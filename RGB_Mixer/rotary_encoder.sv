==> flow/design.v <==
module rotary_encoder(
    input clk, rst,
    input A, B,
    output reg [7:0] count
);
    reg Aprev, Bprev;
    always @( posedge clk or posedge rst ) begin : encoder
    if (rst) begin 
        Aprev <= 1'b0;
        Bprev <= 1'b0;
        count <= 8'b0;
    end else begin 
        Aprev <= A;
        Bprev <= B;
        if (A && !Aprev) begin
            if (!B) begin 
                count <= count + 1;  
            end 
            else 
                count <= count -1;  
        end 
        if (B && !Bprev) begin 
            if (A) begin 
                count <= count + 1;  
            end
            else 
                count  <= count - 1;  
        end
    end 
    end    
endmodule
* Reports on rotary_encoder
Tool output for the design above, in the order of the flow. Lines are those of the file above, counted from 1. Operators: Yosys type, input widths -> output width; for muxes data width and select width s. Cell names lack the library's common part. The mark - stands for no value.
Inputs: top module rotary_encoder, clock input clk, standard-cell library sky130hd, timing corner tt_025C_1v80

* After elaboration
Source: Yosys, flattened and elaborated, memories not mapped. Widths are those after wreduce. Registers that Yosys merges into a memory's read port (data or address) are not register bits. Print and check cells do not count. Equal cells are merged and count once.
Storage and ports: elaborated cells 14, register bits 10
Operators by class: multiplexer cells 4, $add $sub $neg 2, reductions and logical operators 5
Operators with widths (count):
- $mux 8 | 4
- $add 8x1->8 const B | 1
- $sub 8x1->8 const B | 1
- $logic_and 1x1->1 | 2
- $logic_not 1->1 | 2
- $reduce_bool 2->1 | 1

* Longest topological paths
Longest topological path by Yosys (ltp), each cell counted once; first at word level (registers and memories cut), then after technology mapping (sequential cells cut; the memories' decode and read muxes count).
Depth: word-level depth 4, ABC_AREA 0, mapped depth 6

* After synthesis
Source: synth_stat.txt of the flow (Yosys; design flattened, memories mapped). It holds for the ABC_AREA given above (unset counts as 0); a run with the other value may have another netlist. The area totals of this step are shown rounded.
Synthesis totals: sequential area 250 sq um, buffers 0, mapped area 576 sq um, mapped cells 58, flip-flop cells 10
Cells by type:
- dfrtp_1 | count 10, area in all 250.24 sq um
- xnor2_1 | count 8, area in all 70.067 sq um
- a2111oi_4 | count 1, area in all 27.526 sq um
- a21oi_1 | count 5, area in all 25.024 sq um
- ha_1 | count 2, area in all 25.024 sq um
- inv_1 | count 6, area in all 22.522 sq um
- o21ai_1 | count 4, area in all 20.019 sq um
- nand2b_1 | count 3, area in all 18.768 sq um
- and3_1 | count 2, area in all 12.512 sq um
- mux2_2 | count 1, area in all 11.261 sq um
- nor2_1 | count 3, area in all 11.261 sq um
- nand3_1 | count 2, area in all 10.01 sq um
- nor3_1 | count 2, area in all 10.01 sq um
- a32oi_1 | count 1, area in all 8.758 sq um
- nor2b_2 | count 1, area in all 8.758 sq um
- nor4b_1 | count 1, area in all 8.758 sq um
- a31oi_1 | count 1, area in all 6.256 sq um
- and2_1 | count 1, area in all 6.256 sq um
Other cell types: 4; their cells: 4.

* Timing after synthesis
Source: OpenSTA report_checks on the synthesized netlist (no wires, ideal clock, input and output delay 20% of the period each), path of least setup slack; recovery checks are left aside. Register names are those of the netlist, which keeps one name where synthesis merged equal registers.
Timing path after synthesis: kind register to register, from reg count[0], to reg count[4], required time 1561 ps, stages 7, time at the first pin 0 ps, clock period 1690 ps, slack 270 ps, data arrival time 1291 ps, library setup time 129 ps, path delay 1420 ps, synthesis period reached 1420 ps
"path delay" = arrival - input delay + setup time. "stages" counts driving pins, that of a launching flip-flop among them; a cell with two outputs on the path counts twice. "synthesis period reached" = period - worst setup slack (recovery checks aside). The figure is calculated, with input and output delays left at 20% of the set period. The rows between start and end are the longest chain of elaborated cells between them; the timing report does not say that the signal goes this way. Where chains are equally long, one stands for them. Each line given opens the expression or statement behind the cell; cells for indexed reads and writes are added by Yosys, which also makes memories of some case tables. A register here has more assigning lines than the two given.
On the way, after synthesis: cells stage by stage dfrtp_1 inv_1 ha_1 nor2b_1 nor4b_1 o21ai_1 xnor2_1, cells in the longest elaborated chain 4, elaborated cells between the ends (all ways) 6
Ends and longest elaborated chain, after synthesis:
- start, declared | RTL line 4 | output reg [7:0] count
- start, assigned | RTL line 17 | count <= count + 1;
- start, assigned | RTL line 20 | count <= count -1;
- $add 8x1->8 | RTL line 17
- $mux 8 | RTL line 16 | if (!B) begin
- $mux 8 | RTL line 15 | if (A && !Aprev) begin
- $mux 8 | RTL line 22 | if (B && !Bprev) begin
- end, assigned | RTL line 20
- end, assigned | RTL line 24 | count <= count + 1;
- end, declared | RTL line 4

* Worst path after layout
From the final timing report of stored run 1: the path of least setup slack in the routed layout; clock arrival at registers is part of the times. The path's times are printed in steps of 10 ps; the period is the one set.
Timing path post-layout: kind register to output, from reg count[2], to out count[2], slack 90 ps, data arrival time 1340 ps, time at the first pin 260 ps, clock period 1790 ps, stages 2, required time 1430 ps
A register here has more assigning lines than the two given.
On the way, post-layout: cells stage by stage dfrtp_1 clkdlybuf4s50_1, cells in the longest elaborated chain 0, elaborated cells between the ends (all ways) 0, source lines of those cells 0
Ends and longest elaborated chain, post-layout:
- start, declared | RTL line 4 | output reg [7:0] count
- start, assigned | RTL line 17 | count <= count + 1;
- start, assigned | RTL line 20 | count <= count -1;
- end, declared | RTL line 4

Record of 2 stored runs of the RTL-to-layout flow on rotary_encoder, platform sky130hd. The runs are unordered. Constraints: input delay and output delay 20% of the set period each, output load 0.01 pF.
"power" rests on the timing tool's default activity at the inputs, not on a simulated workload.
The measured numbers are rounded.
[stored run 1] settings: period_ns=1.79, SETUP_SLACK_MARGIN=-0.12, CAP_MARGIN=20, CORE_MARGIN=2, CORE_UTILIZATION=40, SLEW_MARGIN=20
[stored run 1] result: chip area after synthesis (Yosys) 576 sq um, die area 1760 sq um, standard-cell area of the final layout 778 sq um, worst setup slack after layout 90 ps, total negative slack 0 ps, power 1210 uW
[stored run 2] settings: period_ns=2.65, CORE_UTILIZATION=21, SETUP_SLACK_MARGIN=-0.02, PLACE_DENSITY_LB_ADDON=0.02, CORE_MARGIN=3, CTS_CLUSTER_SIZE=23, CAP_MARGIN=40, MIN_ROUTING_LAYER=met1, SLEW_MARGIN=20
[stored run 2] result: chip area after synthesis (Yosys) 576 sq um, die area 3400 sq um, standard-cell area of the final layout 759 sq um, worst setup slack after layout 772 ps, total negative slack 0 ps, power 802 uW
